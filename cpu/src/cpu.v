==> flow/design.v <==
parameter cpu_inst_opcode_sz = 5;
parameter cpu_inst_regop_sz  = 3;
parameter cpu_inst_immop_sz  = 8;
parameter cpu_inst_opcode_imm =  0;
parameter cpu_inst_opcode_out =  1;
parameter cpu_inst_opcode_jmp =  2;
parameter cpu_inst_opcode_imp =  3;
parameter cpu_inst_opcode_jlt =  4;
parameter cpu_inst_opcode_ilt =  5;
parameter cpu_inst_opcode_jeq =  6;
parameter cpu_inst_opcode_ieq =  7;
parameter cpu_inst_opcode_jgt =  8;
parameter cpu_inst_opcode_igt =  9;
parameter cpu_inst_opcode_inc = 10;
parameter cpu_inst_opcode_dec = 11;
parameter cpu_inst_opcode_add = 12;
parameter cpu_inst_opcode_sub = 13;
parameter cpu_inst_opcode_mul = 14;
parameter cpu_inst_opcode_div = 15;
parameter cpu_inst_opcode_and = 16;
parameter cpu_inst_opcode_or  = 17;
parameter cpu_inst_opcode_xor = 18;
parameter cpu_inst_sz_imm = cpu_inst_opcode_sz + cpu_inst_regop_sz + cpu_inst_immop_sz;
parameter cpu_inst_sz_out = cpu_inst_opcode_sz + cpu_inst_regop_sz;
parameter cpu_inst_sz_jmp = cpu_inst_opcode_sz + cpu_inst_immop_sz;
parameter cpu_inst_sz_imp = cpu_inst_opcode_sz + cpu_inst_regop_sz;
parameter cpu_inst_sz_jlt = cpu_inst_opcode_sz + cpu_inst_immop_sz;
parameter cpu_inst_sz_ilt = cpu_inst_opcode_sz + cpu_inst_regop_sz;
parameter cpu_inst_sz_jeq = cpu_inst_opcode_sz + cpu_inst_immop_sz;
parameter cpu_inst_sz_ieq = cpu_inst_opcode_sz + cpu_inst_regop_sz;
parameter cpu_inst_sz_jgt = cpu_inst_opcode_sz + cpu_inst_immop_sz;
parameter cpu_inst_sz_igt = cpu_inst_opcode_sz + cpu_inst_regop_sz;
parameter cpu_inst_sz_inc = cpu_inst_opcode_sz + cpu_inst_regop_sz;
parameter cpu_inst_sz_dec = cpu_inst_opcode_sz + cpu_inst_regop_sz;
parameter cpu_inst_sz_add = cpu_inst_opcode_sz + cpu_inst_regop_sz + cpu_inst_regop_sz;
parameter cpu_inst_sz_sub = cpu_inst_opcode_sz + cpu_inst_regop_sz + cpu_inst_regop_sz;
parameter cpu_inst_sz_mul = cpu_inst_opcode_sz + cpu_inst_regop_sz + cpu_inst_regop_sz;
parameter cpu_inst_sz_div = cpu_inst_opcode_sz + cpu_inst_regop_sz + cpu_inst_regop_sz;
parameter cpu_inst_sz_and = cpu_inst_opcode_sz + cpu_inst_regop_sz + cpu_inst_regop_sz;
parameter cpu_inst_sz_or  = cpu_inst_opcode_sz + cpu_inst_regop_sz + cpu_inst_regop_sz;
parameter cpu_inst_sz_xor = cpu_inst_opcode_sz + cpu_inst_regop_sz + cpu_inst_regop_sz;
parameter cpu_code_sz = 256;
parameter cpu_pc_sz   =   8;
parameter cpu_reg_sz  =   8;
parameter cpu_out_sz  =   8;
parameter cpu_cmp_state_sz = 2;
parameter cpu_cmp_state_lt = 0;
parameter cpu_cmp_state_eq = 1;
parameter cpu_cmp_state_gt = 2;
module cpu_cpu(clk, reset, code, out);
    input clk, reset;
    input  [cpu_code_sz - 1 : 0] code;
    output [cpu_out_sz  - 1 : 0] out;
    reg [cpu_pc_sz        - 1 : 0] pc;
    reg [cpu_reg_sz       - 1 : 0] regs [ 0 : 7 ];
    reg [cpu_cmp_state_sz - 1 : 0] cmp_state;
    wire [cpu_inst_opcode_sz - 1 : 0] opcode;
    wire [cpu_inst_regop_sz  - 1 : 0] regop1, regop2;
    wire [cpu_inst_immop_sz  - 1 : 0] immop1;
    cpu_resetter resetter(clk, reset, pc);
    cpu_decoder decoder(code, pc, opcode, regop1, regop2, immop1);
    always @(posedge clk) if (!reset)
    case (opcode)
        cpu_inst_opcode_imm : begin
            regs[regop1] <= immop1;
            pc <= pc + cpu_inst_sz_imm;
        end
        cpu_inst_opcode_out : begin
            out <= regs[regop1];
            pc <= pc + cpu_inst_sz_out;
        end
        cpu_inst_opcode_jmp :
            pc <= immop1;
        cpu_inst_opcode_imp :
            pc <= regs[regop1];
        cpu_inst_opcode_jlt :
            if (cmp_state == cpu_cmp_state_lt) pc <= immop1;
            else pc <= pc + cpu_inst_sz_jlt;
        cpu_inst_opcode_ilt :
            if (cmp_state == cpu_cmp_state_lt) pc <= regs[regop1];
            else pc <= pc + cpu_inst_sz_ilt;
        cpu_inst_opcode_jeq :
            if (cmp_state == cpu_cmp_state_eq) pc <= immop1;
            else pc <= pc + cpu_inst_sz_jeq;
        cpu_inst_opcode_ieq :
            if (cmp_state == cpu_cmp_state_eq) pc <= regs[regop1];
            else pc <= pc + cpu_inst_sz_ieq;
        cpu_inst_opcode_jgt :
            if (cmp_state == cpu_cmp_state_gt) pc <= immop1;
            else pc <= pc + cpu_inst_sz_jgt;
        cpu_inst_opcode_igt :
            if (cmp_state == cpu_cmp_state_gt) pc <= regs[regop1];
            else pc <= pc + cpu_inst_sz_igt;
        cpu_inst_opcode_inc : begin
            regs[regop1] = regs[regop1] + 1;
            pc <= pc + cpu_inst_sz_inc;
        end
        cpu_inst_opcode_dec : begin
            regs[regop1] = regs[regop1] - 1;
            pc <= pc + cpu_inst_sz_dec;
        end
        cpu_inst_opcode_add : begin
            regs[regop1] = regs[regop1] + regs[regop2];
            pc <= pc + cpu_inst_sz_add;
        end
        cpu_inst_opcode_sub : begin
            regs[regop1] = regs[regop1] - regs[regop2];
            cmp_state    = regs[regop1] <  regs[regop2] ? 0 :
                           regs[regop1] == regs[regop2] ? 1 :
                                                          2 ;
            pc <= pc + cpu_inst_sz_sub;
        end
        cpu_inst_opcode_mul : begin
            regs[regop1] = regs[regop1] * regs[regop2];
            pc <= pc + cpu_inst_sz_mul;
        end
        cpu_inst_opcode_div : begin
            regs[regop1] = regs[regop1] / regs[regop2];
            pc <= pc + cpu_inst_sz_div;
        end
        cpu_inst_opcode_and : begin
            regs[regop1] = regs[regop1] & regs[regop2];
            pc <= pc + cpu_inst_sz_and;
        end
        cpu_inst_opcode_or  : begin
            regs[regop1] = regs[regop1] | regs[regop2];
            pc <= pc + cpu_inst_sz_or ;
        end
        cpu_inst_opcode_xor : begin
            regs[regop1] = regs[regop1] ^ regs[regop2];
            pc <= pc + cpu_inst_sz_xor;
        end
    endcase
endmodule
module cpu_decoder(code, pc, opcode, regop1, regop2, immop1);
    parameter opsz = cpu_inst_opcode_sz;
    parameter rgsz = cpu_inst_regop_sz;
    parameter imsz = cpu_inst_immop_sz;
    input [cpu_code_sz - 1 : 0] code;
    input [cpu_pc_sz   - 1 : 0] pc;
    output wire [cpu_inst_opcode_sz - 1 : 0] opcode;
    output wire [cpu_inst_regop_sz  - 1 : 0] regop1, regop2;
    output wire [cpu_inst_immop_sz  - 1 : 0] immop1;
    assign opcode = code[pc +: opsz];
    assign regop1 =
        opcode == cpu_inst_opcode_imm ? code[pc + opsz +: rgsz] :
        opcode == cpu_inst_opcode_out ? code[pc + opsz +: rgsz] :
        opcode == cpu_inst_opcode_imp ? code[pc + opsz +: rgsz] :
        opcode == cpu_inst_opcode_ilt ? code[pc + opsz +: rgsz] :
        opcode == cpu_inst_opcode_ieq ? code[pc + opsz +: rgsz] :
        opcode == cpu_inst_opcode_igt ? code[pc + opsz +: rgsz] :
        opcode == cpu_inst_opcode_inc ? code[pc + opsz +: rgsz] :
        opcode == cpu_inst_opcode_dec ? code[pc + opsz +: rgsz] :
        opcode == cpu_inst_opcode_add ? code[pc + opsz +: rgsz] :
        opcode == cpu_inst_opcode_sub ? code[pc + opsz +: rgsz] :
        opcode == cpu_inst_opcode_mul ? code[pc + opsz +: rgsz] :
        opcode == cpu_inst_opcode_div ? code[pc + opsz +: rgsz] :
        opcode == cpu_inst_opcode_and ? code[pc + opsz +: rgsz] :
        opcode == cpu_inst_opcode_or  ? code[pc + opsz +: rgsz] :
        opcode == cpu_inst_opcode_xor ? code[pc + opsz +: rgsz] :
        'x;
    assign regop2 =
        opcode == cpu_inst_opcode_add ? code[pc + opsz + rgsz +: rgsz] :
        opcode == cpu_inst_opcode_sub ? code[pc + opsz + rgsz +: rgsz] :
        opcode == cpu_inst_opcode_mul ? code[pc + opsz + rgsz +: rgsz] :
        opcode == cpu_inst_opcode_div ? code[pc + opsz + rgsz +: rgsz] :
        opcode == cpu_inst_opcode_and ? code[pc + opsz + rgsz +: rgsz] :
        opcode == cpu_inst_opcode_or  ? code[pc + opsz + rgsz +: rgsz] :
        opcode == cpu_inst_opcode_xor ? code[pc + opsz + rgsz +: rgsz] :
        'x;
    assign immop1 =
        opcode == cpu_inst_opcode_imm ? code[pc + opsz + rgsz +: imsz] :
        opcode == cpu_inst_opcode_jmp ? code[pc + opsz        +: imsz] :
        opcode == cpu_inst_opcode_jlt ? code[pc + opsz        +: imsz] :
        opcode == cpu_inst_opcode_jeq ? code[pc + opsz        +: imsz] :
        opcode == cpu_inst_opcode_jgt ? code[pc + opsz        +: imsz] :
        'x;
endmodule
module cpu_resetter(clk, reset, pc);
    input clk, reset;
    output [cpu_pc_sz - 1 : 0] pc;
    always @(posedge clk) if (reset)
    pc <= 0;
endmodule
**Reports on cpu_cpu**

Tool output for the design above, in the order of the flow.
Line numbers count from 1 in the design file above.
Cell names lack the library's common part.
Not given: --

- Top: cpu_cpu
- Clock input: clk
- Library: sky130hd
- Library corner: tt_025C_1v80

**Elaborated design**

Yosys after proc, flatten, opt, wreduce and memory -nomap, before mapping. Print and check cells are not counted. Equal cells are merged and count once.

- $add $sub $neg: 4
- Multiply operators: 1
- Div/mod/pow operators: 1
- Equal/unequal tests: 108
- Mux-type cells: 144
- Bitwise operators: 4
- Reductions and logical operators: 21

Operator list:

| kind | number |
|---|---|
| 2-to-1 mux 8 bit | 112 |
| case mux 8 bit (select 10 bit) | 8 |
| inequality test 2 bit (second input constant) | 80 |
| case mux 8 bit (select 8 bit) | 2 |
| AND reduction 12 bit | 8 |
| 2-to-1 mux 3 bit | 22 |
| divider 8 x 8 -> 8 bit | 1 |
| multiplier 8 x 8 -> 8 bit | 1 |
| OR reduction 7 bit | 8 |
| == test 5 x 4 -> 1 bit (second input constant) | 7 |
| == test 3 bit (second input constant) | 8 |
| == test 5 bit (second input constant) | 3 |
| == test 3 x 2 -> 1 bit (second input constant) | 4 |
| nonzero test 10 bit | 1 |
| == test 5 x 3 -> 1 bit (second input constant) | 2 |
| adder 8 x 1 -> 8 bit (second input constant) | 1 |
| subtractor 8 x 1 -> 8 bit (second input constant) | 1 |
| adder 8 bit | 1 |
| subtractor 8 bit | 1 |
| AND 8 bit | 1 |
| bitwise OR 8 bit | 1 |
| XOR 8 bit | 1 |
| == test 3 x 1 -> 1 bit (second input constant) | 2 |
| zero test 3 bit | 2 |
| == test 5 x 1 -> 1 bit (second input constant) | 1 |
| == test 5 x 2 -> 1 bit (second input constant) | 1 |
| zero test 5 bit | 1 |
| AND reduction 2 bit | 1 |
| inverter 1 bit | 1 |

- Flip-flop bits (word level): 72
- Input bits: 258

**Longest topological paths**

Longest topological path by Yosys (ltp), each cell counted once; first at word level (registers and memories cut), then after technology mapping (sequential cells cut; the memories' decode and read muxes count).

- Depth in word-level cells: 23
- ABC_AREA: 0
- Gate-level depth with buffers: 64
- Mapped depth without buffers: 59

**Synthesis result**

Yosys stat after the flow's synthesis: flattened, memories mapped to cells. It holds for the ABC_AREA given above (unset counts as 0); a run with the other value may have another netlist.
Totals and module areas in this step are rounded.

Cells by type:

| type | number |
|---|---|
| edfxtp_1 | 72 |
| ha_1 | 77 |
| mux2i_1 | 35 |
| nor2_1 | 72 |
| fa_1 | 13 |
| xnor2_1 | 28 |
| inv_1 | 55 |
| a21oi_1 | 40 |
| nand2_1 | 51 |
| o21ai_0 | 36 |
| mux4_2 | 5 |
| nand2b_1 | 17 |
| mux2_2 | 9 |
| nor2b_1 | 16 |
| a21o_1 | 13 |
| nand3b_1 | 13 |
| nor3_1 | 17 |
| o21a_1 | 10 |

Not listed: further types 60, cells in them 161.

- Mapped cells: 740
- Cell area after synthesis: 7,081 um2
- Sequential area: 2,162 um2
- Flip-flops: 72
- Buffer cells: 32

**Path before layout**

OpenSTA on the mapped netlist: ideal clock, no wires. The path of least setup slack (recovery checks aside). Input and output delay are each 20% of the period. Register names are those of the netlist, which keeps one name where synthesis merged equal registers.

- Path type: input-to-reg
- From: input code[8]
- To: register regs[0][0]
- Period: 14.7 ns
- External input delay: 2.940 ns
- Arrival: 13.842 ns
- Required time: 14.412 ns
- Slack: 0.571 ns
- Path delay: 11.190 ns
- Stages: 58
- Synthesis period reached: 14.129 ns

"path delay" is the arrival time less input delay plus setup time.
"stages": output pins that drive a net of the path, with the launching flip-flop's if there is one; two outputs of one cell count as two.
"synthesis period reached" is the clock period less the worst setup slack; recovery checks do not enter. This is arithmetic on one report: input and output delays are still those of the set period (20% each).
The rows between start and end are the longest chain of elaborated cells between them; the timing report does not say that the signal goes this way. Where chains are equally long, one stands for them.
Each line given opens the expression or statement behind the cell; cells for indexed reads and writes are added by Yosys, which also makes memories of some case tables.
At most two assigning lines are given for a register; there are more.

- Path through: buf_2 > mux2i_1 > o2bb2ai_1 > o32ai_4 > o221ai_4 > nor2_1 > a31oi_1 > ha_1 > o21a_1 > nor2_1 > a21boi_0 > o31ai_1 > o21ai_0 > ha_1 > o21a_1 > nor2_1 > nor3_4 > mux2i_1 > (+22 left out) > nor2_1 > mux2_2 > ha_1 > o21a_1 > o21ai_0 > nand2b_1 > and3_1 > o21ai_0 > a21oi_1 > mux2_2 > ha_1 > a21o_1 > a21o_1 > a21o_1 > a21oi_1 > nor2b_1 > o21ai_0 > a21oi_1
- Cells in the longest elaborated chain: 14
- Elaborated cells on any way between the ends: 46
- Classes of those cells: 2 x add/sub; 1 x mul; 1 x div; 7 x eq/ne; 31 x mux; 3 x logic; 1 x reduce/logical

RTL lines, path post-synthesis:

| item | RTL line | RTL |
|---|---|---|
| start: declaration | 52 | `input  [cpu_code_sz - 1 : 0] code;` |
| 2-to-1 mux 3 bit | 169 | `opcode == cpu_inst_opcode_xor ? code[pc + opsz + rgsz +: rgsz] :` |
| 2-to-1 mux 3 bit | 168 | `opcode == cpu_inst_opcode_or  ? code[pc + opsz + rgsz +: rgsz] :` |
| 2-to-1 mux 3 bit | 167 | `opcode == cpu_inst_opcode_and ? code[pc + opsz + rgsz +: rgsz] :` |
| 2-to-1 mux 3 bit | 166 | `opcode == cpu_inst_opcode_div ? code[pc + opsz + rgsz +: rgsz] :` |
| 2-to-1 mux 3 bit | 165 | `opcode == cpu_inst_opcode_mul ? code[pc + opsz + rgsz +: rgsz] :` |
| 2-to-1 mux 3 bit | 164 | `opcode == cpu_inst_opcode_sub ? code[pc + opsz + rgsz +: rgsz] :` |
| 2-to-1 mux 3 bit | 163 | `opcode == cpu_inst_opcode_add ? code[pc + opsz + rgsz +: rgsz] :` |
| == test 3 bit | 118 | `regs[regop1] = regs[regop1] / regs[regop2];` |
| case mux 8 bit (select 8 bit) | 118 |  |
| 2-to-1 mux 8 bit | 63 | `case (opcode)` |
| 2-to-1 mux 8 bit | 62 | `always @(posedge clk) if (!reset)` |
| divider 8 x 8 -> 8 bit | 118 |  |
| 2-to-1 mux 8 bit | 118 |  |
| case mux 8 bit (select 10 bit) | 63 |  |
| end: assignment | 65 | `regs[regop1] <= immop1;` |
| end: assignment | 95 | `regs[regop1] = regs[regop1] + 1;` |
| end: declaration | 55 | `reg [cpu_reg_sz       - 1 : 0] regs [ 0 : 7 ];` |

**Worst path after layout**

From the final timing report of entry A: the path of least setup slack in the routed layout; clock arrival at registers is part of the times.

- Path type: input-to-reg
- From: input code[9]
- To: register regs[1][0]
- Period: 22.3 ns
- External input delay: 4.46 ns
- Arrival: 19.78 ns
- Required time: 22.32 ns
- Slack: 2.54 ns
- Stages: 60

The rows between start and end are the longest chain of elaborated cells between them; the timing report does not say that the signal goes this way. Where chains are equally long, one stands for them.
At most two assigning lines are given for a register; there are more.

- Path through: clkdlybuf4s50_1 > or3_1 > o32ai_4 > o221ai_4 > nor2_1 > a31oi_1 > ha_1 > o21a_1 > nor2_1 > a21boi_0 > o31ai_1 > o21ai_0 > ha_1 > o21a_1 > nor2_1 > nor3_4 > mux2i_1 > ha_1 > (+24 left out) > o21a_1 > o21a_1 > o21ai_0 > nand2b_1 > and3_1 > o21ai_0 > a21oi_1 > nor2_1 > a21oi_1 > ha_1 > a21o_1 > a21o_1 > a21o_1 > a21o_1 > a21oi_1 > nor2b_1 > o21ai_0 > a21oi_1
- Cells in the longest elaborated chain: 14
- Elaborated cells on any way between the ends: 45
- Classes of those cells: 2 x add/sub; 1 x mul; 1 x div; 7 x eq/ne; 30 x mux; 3 x logic; 1 x reduce/logical

RTL lines, path after layout:

| item | RTL line | RTL |
|---|---|---|
| start: declaration | 52 | `input  [cpu_code_sz - 1 : 0] code;` |
| 2-to-1 mux 3 bit | 169 | `opcode == cpu_inst_opcode_xor ? code[pc + opsz + rgsz +: rgsz] :` |
| 2-to-1 mux 3 bit | 168 | `opcode == cpu_inst_opcode_or  ? code[pc + opsz + rgsz +: rgsz] :` |
| 2-to-1 mux 3 bit | 167 | `opcode == cpu_inst_opcode_and ? code[pc + opsz + rgsz +: rgsz] :` |
| 2-to-1 mux 3 bit | 166 | `opcode == cpu_inst_opcode_div ? code[pc + opsz + rgsz +: rgsz] :` |
| 2-to-1 mux 3 bit | 165 | `opcode == cpu_inst_opcode_mul ? code[pc + opsz + rgsz +: rgsz] :` |
| 2-to-1 mux 3 bit | 164 | `opcode == cpu_inst_opcode_sub ? code[pc + opsz + rgsz +: rgsz] :` |
| 2-to-1 mux 3 bit | 163 | `opcode == cpu_inst_opcode_add ? code[pc + opsz + rgsz +: rgsz] :` |
| == test 3 bit | 118 | `regs[regop1] = regs[regop1] / regs[regop2];` |
| case mux 8 bit (select 8 bit) | 118 |  |
| 2-to-1 mux 8 bit | 63 | `case (opcode)` |
| 2-to-1 mux 8 bit | 62 | `always @(posedge clk) if (!reset)` |
| divider 8 x 8 -> 8 bit | 118 |  |
| 2-to-1 mux 8 bit | 118 |  |
| case mux 8 bit (select 10 bit) | 63 |  |
| end: assignment | 65 | `regs[regop1] <= immop1;` |
| end: assignment | 95 | `regs[regop1] = regs[regop1] + 1;` |
| end: declaration | 55 | `reg [cpu_reg_sz       - 1 : 0] regs [ 0 : 7 ];` |

FLOW RESULTS
============

Design cpu_cpu on sky130hd. What follows are 2 stored runs of the flow, each under its own settings; their order means nothing. The constraints put input and output delay at 20% of the set period each and load the outputs with 0.01 pF.
"period reached" = clock period - worst setup slack. The figure is calculated, with input and output delays left at 20% of the set period.
"worst setup path time" means the part of the period allowed to the worst setup path (the constraints hold back 20% at inputs and 20% at outputs) less its slack; where the path has registers, the arrival times of their clocks count too.
Measured values are rounded.

### Entry A

==> flow/run.sh <==
#!/bin/bash
# the make line also repeats the synthesis and layout settings of config.mk as NAME=value (left out here)
make -C /OpenROAD-flow-scripts/flow DESIGN_CONFIG=/design/flow/config.mk WORK_HOME=/design/flow/orfs CLKGATE_MAP_FILE= finish
==> flow/config.mk <==
export PLATFORM = sky130hd
export DESIGN_NAME = cpu_cpu
export DESIGN_NICKNAME = cpu_cpu
export VERILOG_FILES = /design/flow/design.v
export SDC_FILE = /design/flow/constraint.sdc
export NUM_CORES = 4
export LEC_CHECK = 0
export CAP_MARGIN = 20
export CELL_PAD_IN_SITES_DETAIL_PLACEMENT = 1
export CELL_PAD_IN_SITES_GLOBAL_PLACEMENT = 0
export CORE_MARGIN = 9
export CORE_UTILIZATION = 16
export CTS_CLUSTER_DIAMETER = 267
export CTS_CLUSTER_SIZE = 85
export GPL_TIMING_DRIVEN = 1
export MAX_ROUTING_LAYER = met4
export SETUP_SLACK_MARGIN = 0.66
export SLEW_MARGIN = 20
==> flow/constraint.sdc <==
create_clock -name core_clock -period 22.3 [get_ports {clk}]
set_input_delay 4.4600 -clock core_clock [delete_from_list [all_inputs] [get_ports {clk}]]
set_output_delay 4.4600 -clock core_clock [all_outputs]
set_load 0.01 [all_outputs]

Results of entry A:
- Worst setup path time: 15.30 ns
- Critical path kind: input-to-reg
- Area inside the die boundary: 52,150 um2
- Final utilization: 19.2 %
- Standard-cell area after layout: 8,315 um2
- Total negative setup slack: 0.000 ns
- Period reached: 19.764 ns
- Yosys chip area after synthesis: 7,081 um2
- Worst hold slack in the final report: 0.935 ns
- Setup slack of the worst path: 2.536 ns

### Entry B

==> flow/run.sh <==
#!/bin/bash
# the make line also repeats the synthesis and layout settings of config.mk as NAME=value (left out here)
make -C /OpenROAD-flow-scripts/flow DESIGN_CONFIG=/design/flow/config.mk WORK_HOME=/design/flow/orfs CLKGATE_MAP_FILE= finish
==> flow/config.mk <==
export PLATFORM = sky130hd
export DESIGN_NAME = cpu_cpu
export DESIGN_NICKNAME = cpu_cpu
export VERILOG_FILES = /design/flow/design.v
export SDC_FILE = /design/flow/constraint.sdc
export NUM_CORES = 4
export LEC_CHECK = 0
export CAP_MARGIN = 20
export CORE_MARGIN = 2
export CORE_UTILIZATION = 38
export SLEW_MARGIN = 20
==> flow/constraint.sdc <==
create_clock -name core_clock -period 17.2 [get_ports {clk}]
set_input_delay 3.4400 -clock core_clock [delete_from_list [all_inputs] [get_ports {clk}]]
set_output_delay 3.4400 -clock core_clock [all_outputs]
set_load 0.01 [all_outputs]

Results of entry B:
- Worst setup path time: 12.64 ns
- Critical path kind: input-to-reg
- Area inside the die boundary: 19,740 um2
- Final utilization: 44.2 %
- Standard-cell area after layout: 8,020 um2
- Total negative setup slack: 0.000 ns
- Period reached: 16.076 ns
- Yosys chip area after synthesis: 7,081 um2
- Worst hold slack in the final report: 0.882 ns
- Setup slack of the worst path: 1.124 ns
